==> flow/design.v <==
`timescale 1ns / 1ps
module uart_tx(input clk, input [7:0] tx_byte, input go, output busy, output tx);
    reg [8:0] baud_div = 0;
    reg tick = 0;
    always @ (posedge clk) begin
        if (go) begin
            baud_div <= 0;
            tick <= 0;        
        end
        else if (baud_div == 383) begin
            baud_div <= 0;
            tick <= 1;
        end else begin
            baud_div <= baud_div + 1;
            tick <= 0;
        end
    end
    reg [3:0] busy_counter = 0;
    assign busy = busy_counter != 0;
    always @ (posedge clk) if (go) busy_counter <= 10; else if (busy_counter != 0) if (tick) busy_counter <= busy_counter - 1;
    reg [9:0] tx_pattern = 10'b1111111111;
    assign tx = tx_pattern[0];
    always @ (posedge clk) begin
        if (go) tx_pattern <= {1'b1, tx_byte, 1'b0};  
        else if (tick) tx_pattern <= {1'b1, tx_pattern[9:1]};  
    end
endmodule
module uart_rx(input clk, input rx, output rx_done, output reg [7:0] rx_byte = 0);
    wire start;
    reg [4:0] clk16 = 0;
    reg tick16 = 0;
    always @ (posedge clk) begin
        if (clk16 == 23) begin
            clk16 <= 0;
            tick16 <= 1;
        end else begin
            clk16 <= clk16 + 1;
            tick16 <= 0;
        end
    end
    reg [4:0] clkbit = 0;
    always @ (posedge clk) if (start) clkbit <= 5'b01000; else if (tick16) clkbit <= clkbit[3:0] + 1;
    wire tickbit = clkbit[4];
    reg [10:0] byte_shifter = 11'b10000000000;
    always @ (posedge clk) if (start) byte_shifter <= 1; else if (tick16) if (tickbit) if (!byte_shifter[10]) byte_shifter <= {byte_shifter[9:0], 1'b0};
    assign rx_done = byte_shifter[9];  
    reg [1:0] rx_sync = 0;
    always @ (posedge clk) rx_sync <= {rx_sync[0], rx};
    wire rx_synced = rx_sync[1];
    reg rx_previous = 0;
    always @ (posedge clk) rx_previous <= rx_synced;
    wire falling_edge = rx_previous & ~rx_synced;
    assign start = byte_shifter[10] & falling_edge;
    always @ (posedge clk) if (tick16) if (tickbit) rx_byte <= {rx_synced, rx_byte[7:1]};
endmodule
## Reports on uart_tx

Tool output for the design above, in the order of the flow.
Line numbers count from 1 in the design file above.
Operators carry their Yosys type and port widths (W data, S select, Z words).
Cell names lack the library's common part.
Not given: --

| design | value |
|---|---|
| design top | uart_tx |
| clock input | clk |
| cell library | sky130hd |
| corner | tt_025C_1v80 |

## Word-level counts

Yosys after proc, flatten, opt, wreduce and memory -nomap, before mapping. Memory bits, and registers merged into a memory's read port (data or address), are not among the register bits. Print and check cells are not counted. Equal cells are merged and count once.

| cells by class | value |
|---|---|
| $add $sub $neg | 2 |
| multiply operators | 0 |
| div/mod/pow operators | 0 |
| magnitude comparators | 0 |
| eq/ne operators | 1 |
| shifts and indexed selects | 0 |
| multiplexer cells | 3 |
| bitwise gates (word level) | 0 |
| reductions and logical operators | 4 |

Operator list:

| cell | count |
|---|---|
| $mux W9 | 2 |
| $add A9 B1 Y9 const B | 1 |
| $eq A9 B9 Y1 const B | 1 |
| $sub A4 B1 Y4 const B | 1 |
| $reduce_bool A4 Y1 | 1 |
| $reduce_and A2 Y1 | 1 |
| $reduce_bool A2 Y1 | 1 |
| $reduce_or A2 Y1 | 1 |
| $mux W1 | 1 |

| word-level totals | value |
|---|---|
| bits in registers | 23 |
| latch bits | 0 |
| bits in writable memories | 0 |
| ROM bits | 0 |
| clocked read ports x word width | 0 |
| memory cells | 0 |
| output and inout port bits | 2 |
| cells after elaboration | 15 |

## Logic depth

Depth = most cells in a row (Yosys ltp): at word level without a register or memory, in the mapped netlist without a sequential cell, where the memories' decode and read muxes count.

| depth | value |
|---|---|
| depth after elaboration | 2 |
| ABC_AREA | 0 |
| mapped depth | 6 |
| mapped depth without buffers | 6 |

## Mapped cells and area

Yosys stat after the flow's synthesis: flattened, memories mapped to cells. It holds for the ABC_AREA given above (unset counts as 0); a run with the other value may have another netlist.
The area totals of this step are shown rounded.

| synthesis totals | value |
|---|---|
| cell count | 93 |
| cell area after synthesis | 0.00096 mm^2 |
| sequential area | 0.00054 mm^2 |
| flip-flop cells | 23 |

Cells by type:

| type | count |
|---|---|
| dfxtp_1 | 15 |
| edfxtp_1 | 8 |
| a22o_1 | 6 |
| nor2_1 | 9 |
| a21oi_1 | 6 |
| o21ai_0 | 6 |
| inv_1 | 7 |
| ha_1 | 2 |
| or3_1 | 3 |
| xnor2_1 | 2 |
| xor2_1 | 2 |
| nand3_1 | 3 |
| and3_1 | 2 |
| nand4_1 | 2 |
| a2111o_1 | 1 |
| nand2_1 | 3 |
| a41o_1 | 1 |
| mux2i_1 | 1 |

Other cell types: 12; their cells: 14.

## Timing after synthesis

OpenSTA on the mapped netlist: ideal clock, no wires. The path of least setup slack (recovery checks aside). Input and output delay are each 20% of the period. Register names are those of the netlist, which keeps one name where synthesis merged equal registers.

| path after synthesis | value |
|---|---|
| path type | register -> register |
| from | register busy_counter[0] |
| to | register busy_counter[1] |
| clock period | 1,500 ps |
| time at the first pin | 0 ps |
| arrival | 1,239 ps |
| slack | 134 ps |
| delay of the path | 1,366 ps |
| driving pins on the path | 7 |
| buffers on the path | 0 |
| period reached after synthesis | 1,366 ps |

"delay of the path" is the arrival time less input delay plus setup time.
"driving pins on the path": output pins that drive a net of the path, with the launching flip-flop's if there is one; two outputs of one cell count as two.
"period reached after synthesis" is the clock period less the worst setup slack; recovery checks do not enter. This is arithmetic on one report: input and output delays are still those of the set period (20% each).
Between the ends stands the longest chain of elaborated cells between them, by number of cells; it is not shown to be the way that was timed. Of several equally long chains one is given.
Each line given opens the expression or statement behind the cell; cells for indexed reads and writes are added by Yosys, which also makes memories of some case tables.

| between the ends, after synthesis | value |
|---|---|
| cells stage by stage | dfxtp_1 -> inv_1 -> ha_1 -> nor3b_1 -> inv_1 -> a21oi_1 -> or3_1 |
| cells in the longest elaborated chain | 2 |
| elaborated cells between the ends (all ways) | 3 |

Ends and longest elaborated chain, after synthesis:

| item | line | source |
|---|---|---|
| start, declared | 18 | `reg [3:0] busy_counter = 0;` |
| start, assigned | 20 | `always @ (posedge clk) if (go) busy_counter <= 10; else if (busy_counter != 0) if (tick) busy_counter <= busy_ ...` |
| $reduce_bool A4 Y1 | 20 |  |
| $reduce_and A2 Y1 | -- |  |
| end, assigned | 20 |  |
| end, declared | 18 |  |

Nets of the timed path that keep an RTL name, with a line that drives or declares them; the list need not be complete.

Nets with RTL names, path after synthesis:

| net | line | source |
|---|---|---|
| busy | 19 | `assign busy = busy_counter != 0;` |

## Worst path after layout

Path of least setup slack in the final report of flow run B (OpenROAD, finished layout, wires in). Where an end is a register, its clock arrival counts in the times.
The report prints the path's times to 10 ps; the period is as set.

| path post-layout | value |
|---|---|
| path type | register -> output |
| from | register busy_counter[0] |
| to | output port busy |
| clock period | 859 ps |
| time at the first pin | 260 ps |
| arrival | 1,200 ps |
| slack | -520 ps |
| driving pins on the path | 6 |
| buffers on the path | 1 |

Between the ends stands the longest chain of elaborated cells between them, by number of cells; it is not shown to be the way that was timed. Of several equally long chains one is given.

| between the ends, post-layout | value |
|---|---|
| cells stage by stage | dfxtp_2 -> inv_2 -> ha_4 -> nor3b_4 -> inv_2 -> buf_6 |
| cells in the longest elaborated chain | 1 |
| elaborated cells between the ends (all ways) | 1 |

Ends and longest elaborated chain, post-layout:

| item | line | source |
|---|---|---|
| start, declared | 18 | `reg [3:0] busy_counter = 0;` |
| start, assigned | 20 | `always @ (posedge clk) if (go) busy_counter <= 10; else if (busy_counter != 0) if (tick) busy_counter <= busy_ ...` |
| $reduce_bool A4 Y1 | 19 | `assign busy = busy_counter != 0;` |
| end, declared | 2 | `module uart_tx(input clk, input [7:0] tx_byte, input go, output busy, output tx);` |

Stored flow runs of uart_tx (2 of them; Yosys, OpenROAD, sky130hd). They differ in their settings and are not a sequence. Constraints: input delay and output delay 20% of the set period each, output load 0.01 pF.
By "reached clock period" is meant the clock period of the run minus its worst setup slack. This is arithmetic on one report: input and output delays are still those of the set period (20% each).
By "total power after layout" is meant OpenSTA's value without simulated activity: inputs other than the clock are taken to toggle once in ten clock periods, and the tool carries that through the logic.
Results are given in rounded form.
Settings: -- = not set for that run.
Among the results, -- means that no value is shown for the run.

| stored run | period_ns | CORE_UTILIZATION | SETUP_SLACK_MARGIN | PLACE_DENSITY | CORE_ASPECT_RATIO | CORE_MARGIN | CELL_PAD_IN_SITES_DETAIL_PLACEMENT | TNS_END_PERCENT | ABC_AREA | GPL_ROUTABILITY_DRIVEN | CAP_MARGIN | SLEW_MARGIN | PLACE_DENSITY_LB_ADDON | CELL_PAD_IN_SITES_GLOBAL_PLACEMENT | GPL_TIMING_DRIVEN | CTS_CLUSTER_SIZE | CTS_CLUSTER_DIAMETER | MAX_ROUTING_LAYER | reached clock period (ps) | total power after layout (µW) | sum of negative setup slack (ps) | area of the standard cells in the finished layout (mm^2) | die area (mm^2) | post-synthesis cell area (mm^2) | setup slack of the worst path (ps) | lowest hold slack (ps) |
|---|---|---|---|---|---|---|---|---|---|---|---|---|---|---|---|---|---|---|---|---|---|---|---|---|---|---|
| flow run A | 0.848 | 70 | 0.01 | 0.44 | 1.11 | 5 | 0 | 100 | 1 | 0 | 15 | 25 | -- | -- | -- | -- | -- | -- | -- | -- | -- | -- | -- | -- | -- | -- |
| flow run B | 0.859 | 17 | -0.08 | -- | -- | 10 | 1 | -- | 0 | -- | 20 | 20 | 0.23 | 2 | 0 | 16 | 269 | met5 | 1,375 | 2,000 | -5,600 | 0.0014 | 0.0091 | 0.00096 | -520 | 330 |

Flow run A: unfinished; error DPL-0033 in placement
